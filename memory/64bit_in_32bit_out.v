==> flow/design.v <==
module Ram_64bit (clk, rOrw, data_in, addr_in, data_out);
    input rOrw, clk;
    input [31: 0] data_in;
    input [63: 0] addr_in;
    output [31: 0] data_out;
    reg [31: 0] data_out_reg;
    reg [63: 0]data[31: 0];
    reg i;
    initial begin
        for(i=0; i<64; i=i+1)
            data[i] <=2'd1;
    end
	always @(posedge clk)
	begin
		if (rOrw == 'd1)
			data[addr_in] = data_in;
		else
			data_out_reg = data[addr_in];	
	end
    assign data_out = data_out_reg;
endmodule
# Reports on Ram_64bit
# Tool output for the design above, in the order of the flow.
# Line numbers count from 1 in the design file above.
# Operators: Yosys type, input widths -> output width; for muxes data width and select width s.
# Library cell names are shortened.
# The mark n/a stands for no value.
[inputs]
design = "Ram_64bit"
clock_port = "clk"
cell_library = "sky130hd"
corner = "tt_025C_1v80"

# Word-level counts
# Counts by Yosys on the flattened word-level netlist (proc, flatten, opt, wreduce). Print and check cells are left out. Cells with the same type and inputs are merged into one.
[classes]
n_reduce_logical = 65
n_mux = 33
equal = 31
bitwise = 32
[ops]
columns = ["op", "n"]
rows = [
  ["$pmux 32 s32", 1],
  ["$mux 32", 32],
  ["$reduce_or 31->1", 32],
  ["$eq 5x5->1 const B", 16],
  ["$reduce_and 2->1", 32],
  ["$eq 5x4->1 const B", 8],
  ["$not 1->1", 32],
  ["$eq 5x3->1 const B", 4],
  ["$eq 5x2->1 const B", 2],
  ["$eq 5x1->1 const B", 1],
  ["$logic_not 5->1", 1],
]
[bits]
elab_cells = 194
out_inout_bits = 32
inputBits = 98
regBits = 1056

# Depth
# Yosys ltp: most cells in a row. Word level: on the elaborated netlist, between registers, memories and ports. Mapped: between sequential cells and ports; inverters and the memories' decode and read muxes count.
[logic_depth]
depth_word = 4
ABC_AREA = 0
mapped_depth = 10
depth_no_buf = 6

# After synthesis
# Yosys stat after the flow's synthesis: flattened, memories mapped to cells. It holds for the ABC_AREA given above (unset counts as 0); a run with the other value may have another netlist.
[mapped]
seq_area_um2 = 31710.4
buffers = 120
synth_area_um2 = 38911.1
mapped_cells = 2153
ffs = 1056
[types]
columns = ["cell", "n", "type_area_um2"]
rows = [
  ["edfxtp_1", 1056, 3.17E+04],
  ["a22oi_1", 315, 2.36E+03],
  ["a22o_1", 48, 420.403],
  ["nor2_1", 104, 390.374],
  ["buf_2", 68, 340.326],
  ["nand4_1", 54, 337.824],
  ["mux2i_1", 33, 330.317],
  ["nand2_1", 84, 315.302],
  ["mux2_2", 18, 202.694],
  ["a221oi_1", 23, 201.443],
  ["a21oi_1", 33, 165.158],
  ["a32oi_1", 16, 140.134],
  ["clkbuf_1", 37, 138.883],
  ["nand3_1", 26, 130.125],
  ["nor3_1", 26, 130.125],
  ["o32a_1", 10, 100.096],
  ["o21ai_0", 19, 95.091],
  ["buf_4", 12, 90.086],
]
# Other cell types: 40; their cells: 171.

# Path before layout
# Source: OpenSTA report_checks on the synthesized netlist (no wires, ideal clock, input and output delay 20% of the period each), path of least setup slack; recovery checks are left aside. Register names are those of the netlist, which keeps one name where synthesis merged equal registers.
[synth_timing]
kind = "input port to flip-flop"
startpoint = "input port addr_in[4]"
endpoint = "register data[16][0]"
t_first_pin_ps = 1390
arrival_time_ps = 4623
t_required_ps = 6489
path_slack_ps = 1866
in_delay_ps = 1390
setup_ps = 461
period_ps = 6950
driving_pins = 6
path_buffers = 4
delay_ps = 3694
synth_period_reached_ps = 5084
# "delay_ps" is the arrival time less input delay plus setup time.
# "driving_pins": output pins that drive a net of the path, with the launching flip-flop's if there is one; two outputs of one cell count as two.
# "synth_period_reached_ps" is the clock period less the worst setup slack; recovery checks do not enter. This is arithmetic on one report: input and output delays are still those of the set period (20% each).
# The rows between start and end are the longest chain of elaborated cells between them; the timing report does not say that the signal goes this way. Where chains are equally long, one stands for them.
# Each line given opens the expression or statement behind the cell; cells for indexed reads and writes are added by Yosys, which also makes memories of some case tables.
# Where a signal picks the word or bit written, the line may be left out of the assigning lines.
# Only ways into the end's enable, where the timed path ends, are counted here.
[synth_between]
path_cell_list = "buf_4 -> buf_2 -> buf_2 -> buf_1 -> nand2_1 -> nor3_1"
elab_chain_len = 4
cells_between = 34
cone_classes = "30 x eq/ne; 1 x logic; 3 x reduce/logical"
[synth_lines]
columns = ["item", "line", "text"]
rows = [
  ["start: declaration", 4, "input [63: 0] addr_in;"],
  ["$eq 5x5->1", 16, "data[addr_in] = data_in;"],
  ["$reduce_or 31->1", "n/a", ""],
  ["$not 1->1", "n/a", ""],
  ["$reduce_and 2->1", "n/a", ""],
  ["end: declaration", 7, "reg [63: 0]data[31: 0];"],
]

# Path in the finished layout
# From the final timing report of run 2: the path of least setup slack in the routed layout; clock arrival at registers is part of the times.
# The path's times are printed in steps of 10 ps; the period is the one set.
[layout_timing]
kind = "input port to flip-flop"
startpoint = "input port addr_in[1]"
endpoint = "register data[10][9]"
t_required_ps = 7960
driving_pins = 5
arrival_time_ps = 5280
in_delay_ps = 1530
t_first_pin_ps = 1530
period_ps = 7630
setup_ps = 340
path_buffers = 2
path_slack_ps = 2690
# The rows between start and end are the longest chain of elaborated cells between them; the timing report does not say that the signal goes this way. Where chains are equally long, one stands for them.
# Where a signal picks the word or bit written, the line may be left out of the assigning lines.
# Only ways into the end's enable, where the timed path ends, are counted here.
[layout_between]
path_cell_list = "buf_2 -> nor2b_2 -> nand2_1 -> nor2_4 -> buf_4"
elab_chain_len = 4
cells_between = 34
cone_classes = "30 x eq/ne; 1 x logic; 3 x reduce/logical"
[layout_lines]
columns = ["item", "line", "text"]
rows = [
  ["start: declaration", 4, "input [63: 0] addr_in;"],
  ["$eq 5x5->1", 16, "data[addr_in] = data_in;"],
  ["$reduce_or 31->1", "n/a", ""],
  ["$not 1->1", "n/a", ""],
  ["$reduce_and 2->1", "n/a", ""],
  ["end: declaration", 7, "reg [63: 0]data[31: 0];"],
]

Subject: Ram_64bit on sky130hd, stored results

Hello all,

Below are 2 stored runs of the flow (Yosys, OpenROAD; platform sky130hd) on Ram_64bit, each with its settings and what was measured, unordered. Constraints: input delay and output delay 20% of the set period each, output load 0.01 pF.
By "achievedPeriod_ps" is meant the clock period of the run minus its worst setup slack. This is arithmetic on one report: input and output delays are still those of the set period (20% each).
"power_w" rests on the timing tool's default activity at the inputs, not on a simulated workload.

# run 1
==> flow/run.sh <==
#!/bin/bash
# the make line also repeats the synthesis and layout settings of config.mk as NAME=value (left out here)
make -C /OpenROAD-flow-scripts/flow DESIGN_CONFIG=/design/flow/config.mk WORK_HOME=/design/flow/orfs CLKGATE_MAP_FILE= finish
==> flow/config.mk <==
export PLATFORM = sky130hd
export DESIGN_NAME = Ram_64bit
export DESIGN_NICKNAME = Ram_64bit
export VERILOG_FILES = /design/flow/design.v
export SDC_FILE = /design/flow/constraint.sdc
export NUM_CORES = 4
export LEC_CHECK = 0
export ABC_AREA = 1
export CAP_MARGIN = 15
export CELL_PAD_IN_SITES_DETAIL_PLACEMENT = 0
export CELL_PAD_IN_SITES_GLOBAL_PLACEMENT = 3
export CORE_ASPECT_RATIO = 0.67
export CORE_MARGIN = 2
export CORE_UTILIZATION = 63
export CTS_CLUSTER_DIAMETER = 299
export GPL_ROUTABILITY_DRIVEN = 1
export MAX_ROUTING_LAYER = met5
export PLACE_DENSITY_LB_ADDON = 0.02
export SLEW_MARGIN = 0
==> flow/constraint.sdc <==
create_clock -name core_clock -period 3.15 [get_ports {clk}]
set_input_delay 0.6300 -clock core_clock [delete_from_list [all_inputs] [get_ports {clk}]]
set_output_delay 0.6300 -clock core_clock [all_outputs]
set_load 0.01 [all_outputs]

==> run 1: results <==
outcome="stopped before the end: placement reported FLW-0024"

# run 2
==> flow/run.sh <==
#!/bin/bash
# the make line also repeats the synthesis and layout settings of config.mk as NAME=value (left out here)
make -C /OpenROAD-flow-scripts/flow DESIGN_CONFIG=/design/flow/config.mk WORK_HOME=/design/flow/orfs CLKGATE_MAP_FILE= finish
==> flow/config.mk <==
export PLATFORM = sky130hd
export DESIGN_NAME = Ram_64bit
export DESIGN_NICKNAME = Ram_64bit
export VERILOG_FILES = /design/flow/design.v
export SDC_FILE = /design/flow/constraint.sdc
export NUM_CORES = 4
export LEC_CHECK = 0
export ABC_AREA = 0
export CAP_MARGIN = 20
export CORE_MARGIN = 2
export CORE_UTILIZATION = 72
export CTS_CLUSTER_DIAMETER = 43
export MAX_ROUTING_LAYER = met5
export PLACE_DENSITY_LB_ADDON = 0.13
export SETUP_SLACK_MARGIN = -0.1
export SLEW_MARGIN = 5
export TNS_END_PERCENT = 30
==> flow/constraint.sdc <==
create_clock -name core_clock -period 7.63 [get_ports {clk}]
set_input_delay 1.5260 -clock core_clock [delete_from_list [all_inputs] [get_ports {clk}]]
set_output_delay 1.5260 -clock core_clock [all_outputs]
set_load 0.01 [all_outputs]

==> run 2: results <==
yosys.chip_area_um2=38911.1
worst_setup_slack_ps=2686
setup_tns_ps=0
power_w=0.012004
design_die_area_um2=55918.1
cell_area_final_um2=44536.5
hold_ws_ps=567
achievedPeriod_ps=4944
final_util_pct=83.1

Thanks
